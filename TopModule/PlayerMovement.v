==> flow/design.v <==
module PlayerMovement (
	input wire [3:0] Player1NS,
	input wire [3:0] Player2NS,
	input wire 		  clk,
    input wire reset_n,
	output wire[9:0] Player1LocationsXO,
	output wire[9:0] Player2LocationsXO
);
localparam
charW 		 = 7'd64,
charh 		 = 9'd240,
mapW = 10'd640;
localparam
FWDAmount 	 = 2'd3,
BWDAmount 	 = 2'd2;
localparam
S_FORWARD    = 4'd1,
S_BACKWARD   = 4'd2,
S_ATTACK = 4'd3,
S_ATTACK_ACTIVE = 4'd4,
S_ATTACK_RECOVERY 	 = 4'd5,
S_DIR_ATTACK  	 = 4'd6,
S_DIR_ATTACK_ACTIVE 	 = 4'd7,
S_DIR_ATTACK_RECOVERY = 4'd8;
reg [9:0] Player1LocationsX = charW;
reg [9:0] NextPlayer1LocationsX = charW;
reg [9:0] Player2LocationsX = mapW - charW;
reg [9:0] NextPlayer2LocationsX = mapW - charW;
always @(*) begin
case (Player1NS)
	S_FORWARD: begin
		if (Player1LocationsX + charW < Player2LocationsX - 1'b1 - charW) begin  
			NextPlayer1LocationsX = Player1LocationsX + FWDAmount;
		end
		else begin
			NextPlayer1LocationsX = Player1LocationsX;
		end
	end
	S_BACKWARD: begin
		if (Player1LocationsX < BWDAmount + 1'b1 + charW) begin
			NextPlayer1LocationsX = Player1LocationsX;
		end
		else NextPlayer1LocationsX = Player1LocationsX - BWDAmount;
	end
	default: NextPlayer1LocationsX = Player1LocationsX;
endcase
case (Player2NS)
	S_FORWARD: begin
		if (Player1LocationsX + charW < Player2LocationsX - charW - 1'b1 -FWDAmount) begin  
			NextPlayer2LocationsX = Player2LocationsX - FWDAmount;
		end
		else begin
			NextPlayer2LocationsX = Player2LocationsX;
		end
	end
	S_BACKWARD: begin
		if (Player2LocationsX + charW > mapW - 1'b1 - BWDAmount) begin  
			NextPlayer2LocationsX = Player2LocationsX;
		end
		else NextPlayer2LocationsX = Player2LocationsX + BWDAmount;
	end
	default: NextPlayer2LocationsX = Player2LocationsX;
endcase
end
always @(posedge clk) begin
	if (reset_n) begin
		Player1LocationsX <= charW;
		Player2LocationsX <= mapW - charW;
	end
	else begin
		Player1LocationsX <= NextPlayer1LocationsX;
		Player2LocationsX <= NextPlayer2LocationsX;
	end
end
assign Player1LocationsXO = Player1LocationsX;
assign Player2LocationsXO = Player2LocationsX;
endmodule
---- Reports on PlayerMovement ----
What the tools print for PlayerMovement, step after step.
Lines are those of the file above, counted from 1.
Library cell names are shortened.
A cell with -- has no value.
set-up
  top ..................................... PlayerMovement
  clock port .............................. clk
  standard-cell library ................... sky130hd
  timing corner ........................... tt_025C_1v80

---- Word-level counts ----
Counts by Yosys on the flattened word-level netlist (proc, flatten, opt, wreduce; memories kept). Register bits leave out memories and registers merged into their read ports (data or address). Print and check cells are left out. Cells with the same type and inputs are merged into one.
bit counts
  register bits after elaboration ......... 20
  input bits .............................. 10
  cells after elaboration ................. 35
operators by class
  eq/ne operators ......................... 8
  order comparisons ....................... 4
  add/subtract/negate cells ............... 11
  reductions and logical operators ........ 4
  multiplexer cells ....................... 6
operators with widths
  kind                                          number
  case mux 10 bit (select 2 bit)                2
  2-to-1 mux 10 bit                             4
  subtractor 10 x 2 -> 10 bit with constant B   3
  subtractor 10 x 1 -> 10 bit with constant B   2
  < comparator 10 bit                           2
  adder 10 x 2 -> 10 bit with constant B        2
  adder 10 x 7 -> 10 bit with constant B        2
  subtractor 10 x 7 -> 10 bit with constant B   2
  > comparator 10 bit with constant B           1
  < comparator 10 x 7 -> 1 bit with constant B  1
  != test 2 bit with constant B                 4
  equality test 4 x 1 -> 1 bit with constant B  2
  equality test 4 x 2 -> 1 bit with constant B  2
  AND reduction 3 bit                           2
  nonzero test 2 bit                            2

---- Logic depth ----
Longest topological path by Yosys (ltp), each cell counted once; first at word level (registers and memories cut), then after technology mapping (sequential cells cut; the memories' decode and read muxes count).
logic depth
  word-level depth ........................ 6
  ABC_AREA ................................ 0
  gate-level depth with buffers ........... 15

---- Mapped cells and area ----
Yosys stat after the flow's synthesis: flattened, memories mapped to cells. It holds for the ABC_AREA given above (unset counts as 0); a run with the other value may have another netlist.
mapped netlist
  flip-flops .............................. 20
  area of sequential cells ................ 400.4 µm²
  cells in the netlist .................... 285
  cell area after synthesis ............... 2288.4 µm²
cells by type
  type      number
  ha_1      40
  dfxtp_1   20
  xnor2_1   14
  a21oi_1   18
  nand2_1   22
  inv_1     20
  nor2_1    19
  nand4_1   10
  nand3_1   12
  nor3_1    11
  xor2_1    6
  o21ai_0   10
  a211oi_1  5
  o31ai_1   5
  or4_1     5
  mux2_2    3
  buf_2     6
  nor2b_1   4
Not listed: further types 39, cells in them 55.

---- Path before layout ----
OpenSTA on the mapped netlist: ideal clock, no wires. The path of least setup slack (recovery checks aside). Input and output delay are each 20% of the period. Register names are those of the netlist, which keeps one name where synthesis merged equal registers.
path post-synthesis
  path kind ............................... reg2reg
  from .................................... reg Player2LocationsX[3]
  to ...................................... reg Player2LocationsX[2]
  library setup time ...................... 0.088 ns
  launch time at the first pin ............ 0.000 ns
  data arrival time ....................... 3.049 ns
  period .................................. 5.43 ns
  stages .................................. 15
  buffers on the path ..................... 2
  delay of the path ....................... 3.137 ns
  path slack .............................. 2.293 ns
  synthesis period reached ................ 3.137 ns
"delay of the path" = arrival - input delay + setup time.
"stages": output pins that drive a net of the path, with the launching flip-flop's if there is one; two outputs of one cell count as two.
"synthesis period reached" = period - worst setup slack (recovery checks aside). The figure is calculated, with input and output delays left at 20% of the set period.
The rows between start and end are the longest chain of elaborated cells between them; the timing report does not say that the signal goes this way. Where chains are equally long, one stands for them.
Each line given opens the expression or statement behind the cell; cells for indexed reads and writes are added by Yosys, which also makes memories of some case tables.
on the way, post-synthesis
  cell sequence ........................... dfxtp_1 clkbuf_1 inv_1 ha_1 nor3b_2 o21ai_0 xor2_1 ha_1 nand4_1 a211oi_1 nor4b_2 a21oi_1 buf_2 or2_2 o32ai_2
  cells in the longest elaborated chain ... 6
  elaborated cells between the ends (all ways) .. 12
  source lines of those cells ............. 3
  classes of those cells .................. add/sub (4); compare (2); eq/ne (2); mux (3); reduce/logical (1)
RTL lines, path post-synthesis
  element                         line  RTL
  start: declaration              27    reg [9:0] Player2LocationsX = mapW - charW;
  start: assignment               68    Player2LocationsX <= mapW - charW;
  start: assignment               72    Player2LocationsX <= NextPlayer2LocationsX;
  subtractor 10 x 7 -> 10 bit     49    if (Player1LocationsX + charW < Player2LocationsX - charW - 1'b1 -FWDAmount) begin
  subtractor 10 x 1 -> 10 bit     49
  subtractor 10 x 2 -> 10 bit     49
  < comparator 10 bit             49
  2-to-1 mux 10 bit               49
  case mux 10 bit (select 2 bit)  47    case (Player2NS)
  end: assignment                 68
  end: assignment                 72
  end: declaration                27

---- Worst path after layout ----
From the final timing report of run 1: the path of least setup slack in the routed layout; clock arrival at registers is part of the times.
path after layout
  path kind ............................... reg2reg
  from .................................... reg Player2LocationsX[4]
  to ...................................... reg Player2LocationsX[4]
  stages .................................. 14
  period .................................. 3.6 ns
  data arrival time ....................... 3.19 ns
  buffers on the path ..................... 2
  launch time at the first pin ............ 0.27 ns
  library setup time ...................... 0.14 ns
  path slack .............................. 0.54 ns
The rows between start and end are the longest chain of elaborated cells between them; the timing report does not say that the signal goes this way. Where chains are equally long, one stands for them.
on the way, after layout
  cell sequence ........................... dfxtp_4 buf_6 nor3_4 a21o_1 nand2_1 xor2_1 ha_1 nand4_1 a211oi_2 nor4b_4 a21oi_4 buf_6 o31ai_2 a21oi_1
  cells in the longest elaborated chain ... 6
  elaborated cells between the ends (all ways) .. 14
  source lines of those cells ............. 5
  classes of those cells .................. add/sub (6); compare (2); eq/ne (2); mux (3); reduce/logical (1)
RTL lines, path after layout
  element                         line  RTL
  start: declaration              27    reg [9:0] Player2LocationsX = mapW - charW;
  start: assignment               68    Player2LocationsX <= mapW - charW;
  start: assignment               72    Player2LocationsX <= NextPlayer2LocationsX;
  subtractor 10 x 7 -> 10 bit     49    if (Player1LocationsX + charW < Player2LocationsX - charW - 1'b1 -FWDAmount) begin
  subtractor 10 x 1 -> 10 bit     49
  subtractor 10 x 2 -> 10 bit     49
  < comparator 10 bit             49
  2-to-1 mux 10 bit               49
  case mux 10 bit (select 2 bit)  47    case (Player2NS)
  end: assignment                 68
  end: assignment                 72
  end: declaration                27

Add stored flow runs of PlayerMovement

Measured results for PlayerMovement: 2 stored runs of the Yosys and OpenROAD flow on sky130hd. The settings differ; the order carries no meaning. The constraints put input and output delay at 20% of the set period each and load the outputs with 0.01 pF.

Flow files of run 1
==> flow/run.sh <==
#!/bin/bash
# the make line also repeats the synthesis and layout settings of config.mk as NAME=value (left out here)
make -C /OpenROAD-flow-scripts/flow DESIGN_CONFIG=/design/flow/config.mk WORK_HOME=/design/flow/orfs CLKGATE_MAP_FILE= finish
==> flow/config.mk <==
export PLATFORM = sky130hd
export DESIGN_NAME = PlayerMovement
export DESIGN_NICKNAME = PlayerMovement
export VERILOG_FILES = /design/flow/design.v
export SDC_FILE = /design/flow/constraint.sdc
export NUM_CORES = 4
export LEC_CHECK = 0
export ABC_AREA = 0
export CAP_MARGIN = 30
export CORE_MARGIN = 7
export CORE_UTILIZATION = 60
export CTS_CLUSTER_SIZE = 34
export GPL_ROUTABILITY_DRIVEN = 1
export GPL_TIMING_DRIVEN = 0
export PLACE_DENSITY = 0.88
export SETUP_SLACK_MARGIN = 0.97
export SLEW_MARGIN = 20
export TNS_END_PERCENT = 20
==> flow/constraint.sdc <==
create_clock -name core_clock -period 3.6 [get_ports {clk}]
set_input_delay 0.7200 -clock core_clock [delete_from_list [all_inputs] [get_ports {clk}]]
set_output_delay 0.7200 -clock core_clock [all_outputs]
set_load 0.01 [all_outputs]

report of run 1
yosys chip area after synthesis (um^2): 2288.4
finish__design__die__area: 5739.6
finish__design__instance__utilization: 0.8862
finish__timing__setup__ws: 0.542
finish__timing__setup__tns: 0.000
finish__timing__hold__ws: 0.555

Flow files of run 2
==> flow/run.sh <==
#!/bin/bash
# the make line also repeats the synthesis and layout settings of config.mk as NAME=value (left out here)
make -C /OpenROAD-flow-scripts/flow DESIGN_CONFIG=/design/flow/config.mk WORK_HOME=/design/flow/orfs CLKGATE_MAP_FILE= finish
==> flow/config.mk <==
export PLATFORM = sky130hd
export DESIGN_NAME = PlayerMovement
export DESIGN_NICKNAME = PlayerMovement
export VERILOG_FILES = /design/flow/design.v
export SDC_FILE = /design/flow/constraint.sdc
export NUM_CORES = 4
export LEC_CHECK = 0
export CAP_MARGIN = 20
export CORE_MARGIN = 2
export CORE_UTILIZATION = 40
export SLEW_MARGIN = 20
==> flow/constraint.sdc <==
create_clock -name core_clock -period 5.02 [get_ports {clk}]
set_input_delay 1.0040 -clock core_clock [delete_from_list [all_inputs] [get_ports {clk}]]
set_output_delay 1.0040 -clock core_clock [all_outputs]
set_load 0.01 [all_outputs]

report of run 2
yosys chip area after synthesis (um^2): 2288.4
finish__design__die__area: 6342.5
finish__design__instance__utilization: 0.4806
finish__timing__setup__ws: 1.108
finish__timing__setup__tns: 0.000
finish__timing__hold__ws: 0.621
